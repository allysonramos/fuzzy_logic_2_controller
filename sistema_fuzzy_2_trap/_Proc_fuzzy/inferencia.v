==> flow/design.v <==
module Registrador_saida (Entrada, Ent_regra, saida_0, saida_1, saida_2, clk, rst);
input clk, rst;
input [7:0] Entrada;
input [3:0] Ent_regra;
output[7:0] saida_0, saida_1, saida_2;
wire [6:0] codigo;
ffd   zero(saida_0, Entrada, codigo[0], clk, rst);
ffd     um(saida_1, Entrada, codigo[1], clk, rst);
ffd   dois(saida_2, Entrada, codigo[2], clk, rst);
codificador_inferencia cod(codigo, Ent_regra, rst);
endmodule
module Unidade_regras (FOU_01, FOU_02, FOU_03, FOU_04, FOU_05, FOU_06, clk, rst, sel_1, sel_2, Pos_men, Mux_8Canais, saida_0, saida_1, saida_2);
input [7:0] FOU_01, FOU_02, FOU_03, FOU_04, FOU_05, FOU_06;
input [1:0] sel_1, sel_2;
input [1:0] Mux_8Canais;  
input [3:0] Pos_men;
input clk, rst;
output [7:0] saida_0, saida_1, saida_2;
wire [7:0] W1,W2, Q1, Q2, W_Min, W_out_min_max, W_out_min, saida_mux;
mux4b_U_reg A(FOU_04, FOU_05, FOU_06, W2, sel_1);
mux4b_U_reg B(FOU_01, FOU_02, FOU_03, W1, sel_2);
compara_U_reg minimo(W1,W2,W_out_min);
compara_Maximo U2(W_out_min, saida_mux, W_out_min_max);
Registrador_saida U3(W_out_min_max, Pos_men, saida_0, saida_1, saida_2 ,clk, rst);
mux_4CANAIS_4b  U4(saida_0, saida_1, saida_2, saida_mux, Mux_8Canais);  
endmodule
module codificador (codigo, entrada);
	    input      [3:0]   entrada;
       output reg [1:0]   codigo;
        always @(entrada)
          begin
              if(entrada == 4'b0000) codigo = 0; else
              if(entrada == 4'b0001) codigo = 0; else        
              if(entrada == 4'b0100) codigo = 0; else
              if(entrada == 4'b1000) codigo = 1; else   
	           if(entrada == 4'b0101) codigo = 1; else
              if(entrada == 4'b0010) codigo = 1; else        
              if(entrada == 4'b1001) codigo = 2; else
              if(entrada == 4'b0110) codigo = 2; else 
		        if(entrada == 4'b1010) codigo = 2;  	  
              else codigo = 2'bx;
          end 
endmodule
module codificador_inferencia (codigo, entrada, rst); 
	    input      [3:0]   entrada;
		 input rst; 
        output reg [2:0]   codigo;
        always @(entrada)
		  if (rst) codigo = 3'b000;
		  else  
          begin
              if(entrada == 4'b0000) codigo = 3'b001; else
              if(entrada == 4'b0001) codigo = 3'b001; else        
              if(entrada == 4'b0100) codigo = 3'b001; else
              if(entrada == 4'b1000) codigo = 3'b010; else   
	           if(entrada == 4'b0101) codigo = 3'b010; else
              if(entrada == 4'b0010) codigo = 3'b010; else  
              if(entrada == 4'b1001) codigo = 3'b100; else 
              if(entrada == 4'b0110) codigo = 3'b100; else 				  
              if(entrada == 4'b1010) codigo = 3'b100;  
              else codigo = 3'bx;
          end 
endmodule
module compara_Maximo  (A,B,S);
input [7:0] A,B;
output [7:0] S;
assign S =(A>B)?A:B;
endmodule
module compara_U_reg  (A,B,S);
input [7:0] A,B;
output [7:0] S;
assign S =(A<B)?A:B;
endmodule
module ffd (q, D, EN, clk, rst);
    output reg [7:0] q;
    input [7:0] D;
	 input EN, clk, rst;
    always @(negedge(clk), posedge(rst)) begin
      if (rst==1'b1)			q <= 1'b0;
		else if (EN==1'b1) 	q <= D;
	 end
endmodule
module inferencia ( FOU_1_UP, FOU_2_UP,FOU_3_UP,FOU_4_UP,FOU_5_UP,FOU_6_UP,
FOU_1_LOW, FOU_2_LOW, FOU_3_LOW, FOU_4_LOW, FOU_5_LOW, FOU_6_LOW, 
saida_UP_1,  saida_UP_2, saida_LOW_0, saida_UP_0, saida_LOW_1, saida_LOW_2, 
Sequencia_regras, clk, rst, 
EN_Cod_Mem);
input [7:0] FOU_1_UP, FOU_2_UP,FOU_3_UP,FOU_4_UP,FOU_5_UP,FOU_6_UP,
FOU_1_LOW, FOU_2_LOW, FOU_3_LOW, FOU_4_LOW, FOU_5_LOW, FOU_6_LOW;
input [3:0] Sequencia_regras;
input clk, rst, EN_Cod_Mem;
output [7:0] saida_UP_0, saida_LOW_0, saida_UP_1, saida_LOW_1, saida_UP_2, saida_LOW_2;
wire [2:0] codigo_pos_mem;  
wire [1:0] sel_1, sel_2;
Unidade_regras UP(FOU_1_UP, FOU_2_UP,FOU_3_UP,FOU_4_UP,FOU_5_UP,FOU_6_UP, clk, rst, Sequencia_regras[1:0], Sequencia_regras[3:2], Sequencia_regras, codigo_pos_mem, saida_UP_0, saida_UP_1, saida_UP_2);
Unidade_regras LOW(FOU_1_LOW, FOU_2_LOW, FOU_3_LOW, FOU_4_LOW, FOU_5_LOW, FOU_6_LOW, clk, rst, Sequencia_regras[1:0], Sequencia_regras[3:2], Sequencia_regras, codigo_pos_mem, saida_LOW_0, saida_LOW_1, saida_LOW_2);
codificador Cod(codigo_pos_mem, Sequencia_regras);
endmodule
module mux4b_U_reg  (a, b, c, s, sel);
  input [7:0] a, b, c;
  input [1:0] sel;
  output reg[7:0] s;
  always @ (a, b, c,sel)
    case (sel)
      1: s <= b; 
      2: s <= c; 
      default s <= a;
   endcase
endmodule
module mux_4CANAIS_4b  (a, b, c, s, sel);
  input [7:0] a, b, c;
  input  [1:0] sel;
  output reg[7:0] s;
  always @ (a,b,c,sel)
    case (sel)
      0: s <= a; 
      1: s <= b;
      2: s <= c;
      default s <= c;
   endcase
endmodule 
# Reports on inferencia
# What the tools print for inferencia, step after step.
# Lines are those of the file above, counted from 1.
# Cell names lack the library's common part.
# The mark - stands for no value.
[design]
top_module = "inferencia"
clock = "clk"
cell_library = "sky130hd"
pvt_corner = "tt_025C_1v80"

# Word level
# Source: Yosys, flattened and elaborated, memories not mapped. Widths are those after wreduce; folded enables and synchronous resets count as part of the registers. Registers that Yosys merges into a memory's read port (data or address) are not register bits. Print and check cells do not count. Equal cells are merged and count once.
[bits]
ff_bits = 48
latchBits = 0
mem_bits_rw = 0
rom_bits = 0
clocked_rd_ports_x_width = 0
n_memories = 0
word_cells = 54
[classes]
addsub = 0
multipliers = 0
div = 0
compare = 4
n_eq = 13
n_shift = 0
muxes = 29
logic = 0
n_reduce_logical = 2
[op_table]
columns = ["op", "n"]
rows = [
  ["case mux 8 bit (select 2 bit)", 6],
  ["two-way mux 8 bit", 4],
  ["two-way mux 3 bit", 10],
  ["two-way mux 2 bit", 9],
  ["greater-than comparator 8 bit", 2],
  ["less-than comparator 8 bit", 2],
  ["== test 4 x 3 -> 1 bit (second input constant)", 3],
  ["== test 4 bit (second input constant)", 3],
  ["== test 2 x 1 -> 1 bit (second input constant)", 3],
  ["== test 2 bit (second input constant)", 2],
  ["== test 4 x 1 -> 1 bit (second input constant)", 1],
  ["== test 4 x 2 -> 1 bit (second input constant)", 1],
  ["zero test 4 bit", 1],
  ["zero test 2 bit", 1],
]

# Depth
# Depth = most cells in a row (Yosys ltp): at word level without a register or memory, in the mapped netlist without a sequential cell, where the memories' decode and read muxes count.
[logic_depth]
ltp_word = 14
ABC_AREA = 0
ltp_mapped = 23
ltp_nobuf = 19

# After synthesis
# Yosys stat after the flow's synthesis: flattened, memories mapped to cells. It holds for the ABC_AREA given above (unset counts as 0); a run with the other value may have another netlist.
# The area totals of this step are shown rounded.
[mapped]
cell_count = 472
mapped_area_um2 = 4000
seq_area_um2 = 1200
flip_flops = 48
n_buf = 28
[types]
columns = ["cell", "n", "area_total_um2"]
rows = [
  ["dfrtn_1", 48, 1.2E+03],
  ["ha_1", 34, 425.408],
  ["mux2i_1", 31, 310.298],
  ["o221ai_1", 31, 271.51],
  ["a22oi_1", 30, 225.216],
  ["nand2_1", 54, 202.694],
  ["a21oi_1", 40, 200.192],
  ["nor2_1", 42, 157.651],
  ["inv_1", 30, 112.608],
  ["o21ai_0", 22, 110.106],
  ["or3_1", 16, 100.096],
  ["mux2_1", 8, 90.086],
  ["mux2_2", 6, 67.565],
  ["a21o_1", 8, 60.058],
  ["clkbuf_1", 16, 60.058],
  ["nand4_1", 5, 31.28],
  ["o211ai_1", 4, 30.029],
  ["a311oi_4", 1, 26.275],
]
# Other cell types: 26; their cells: 46.
# The figures by module come from a second, unflattened synthesis with its own total; it is not the netlist above.
[hier_totals]
hier_cells = 441
hier_area_um2 = 4500
# Rows give one instance, submodules left out.
[modules]
columns = ["module", "instances", "n_cells", "area_um2", "seq_area_um2"]
rows = [
  ["ffd", 6, 18, 340, 200],
  ["mux4b_U_reg", 4, 31, 190, 0.0],
  ["compara_Maximo", 2, 35, 300, 0.0],
  ["compara_U_reg", 2, 32, 280, 0.0],
  ["mux_4CANAIS_4b", 2, 26, 170, 0.0],
  ["codificador_inferencia", 2, 8, 56, 0.0],
  ["codificador", 1, 7, 48, 0.0],
  ["Registrador_saida", 2, 0, 0.0, 0.0],
  ["Unidade_regras", 2, 0, 0.0, 0.0],
  ["inferencia", 1, 0, 0.0, 0.0],
]

# 2 stored runs of inferencia in the flow (synthesis by Yosys, layout by OpenROAD, sky130hd cells), in arbitrary order. Constraints: input delay and output delay 20% of the set period each, output load 0.01 pF.
# "power.total_uw": no workload was simulated; the value follows from the tool's default switching activity.
# Values from the reports are rounded here.

[[run]]
name = "run 1"
[run.settings]
period_ns = 17.5
CAP_MARGIN = 20
CORE_MARGIN = 2
CORE_UTILIZATION = 40
SLEW_MARGIN = 20
[run.results]
timing.setup.tns_ns = 0.000
final_cell_area_um2 = 5900
die_footprint_um2 = 11000
yosys_chip_area_um2 = 4000
power.total_uw = 750
setup_worst_slack_ns = 0.46
ws_hold_ns = 0.46
layout_utilization_frac = 0.6

[[run]]
name = "run 2"
[run.settings]
period_ns = 18.6
CORE_UTILIZATION = 28
SETUP_SLACK_MARGIN = 2.65
PLACE_DENSITY_LB_ADDON = 0.23
ABC_AREA = 1
CAP_MARGIN = 5
SLEW_MARGIN = 40
MIN_ROUTING_LAYER = "met1"
CORE_MARGIN = 2
[run.results]
timing.setup.tns_ns = 0.000
final_cell_area_um2 = 7800
die_footprint_um2 = 16000
yosys_chip_area_um2 = 4200
power.total_uw = 1100
setup_worst_slack_ns = 2.3
ws_hold_ns = 0.45
layout_utilization_frac = 0.54
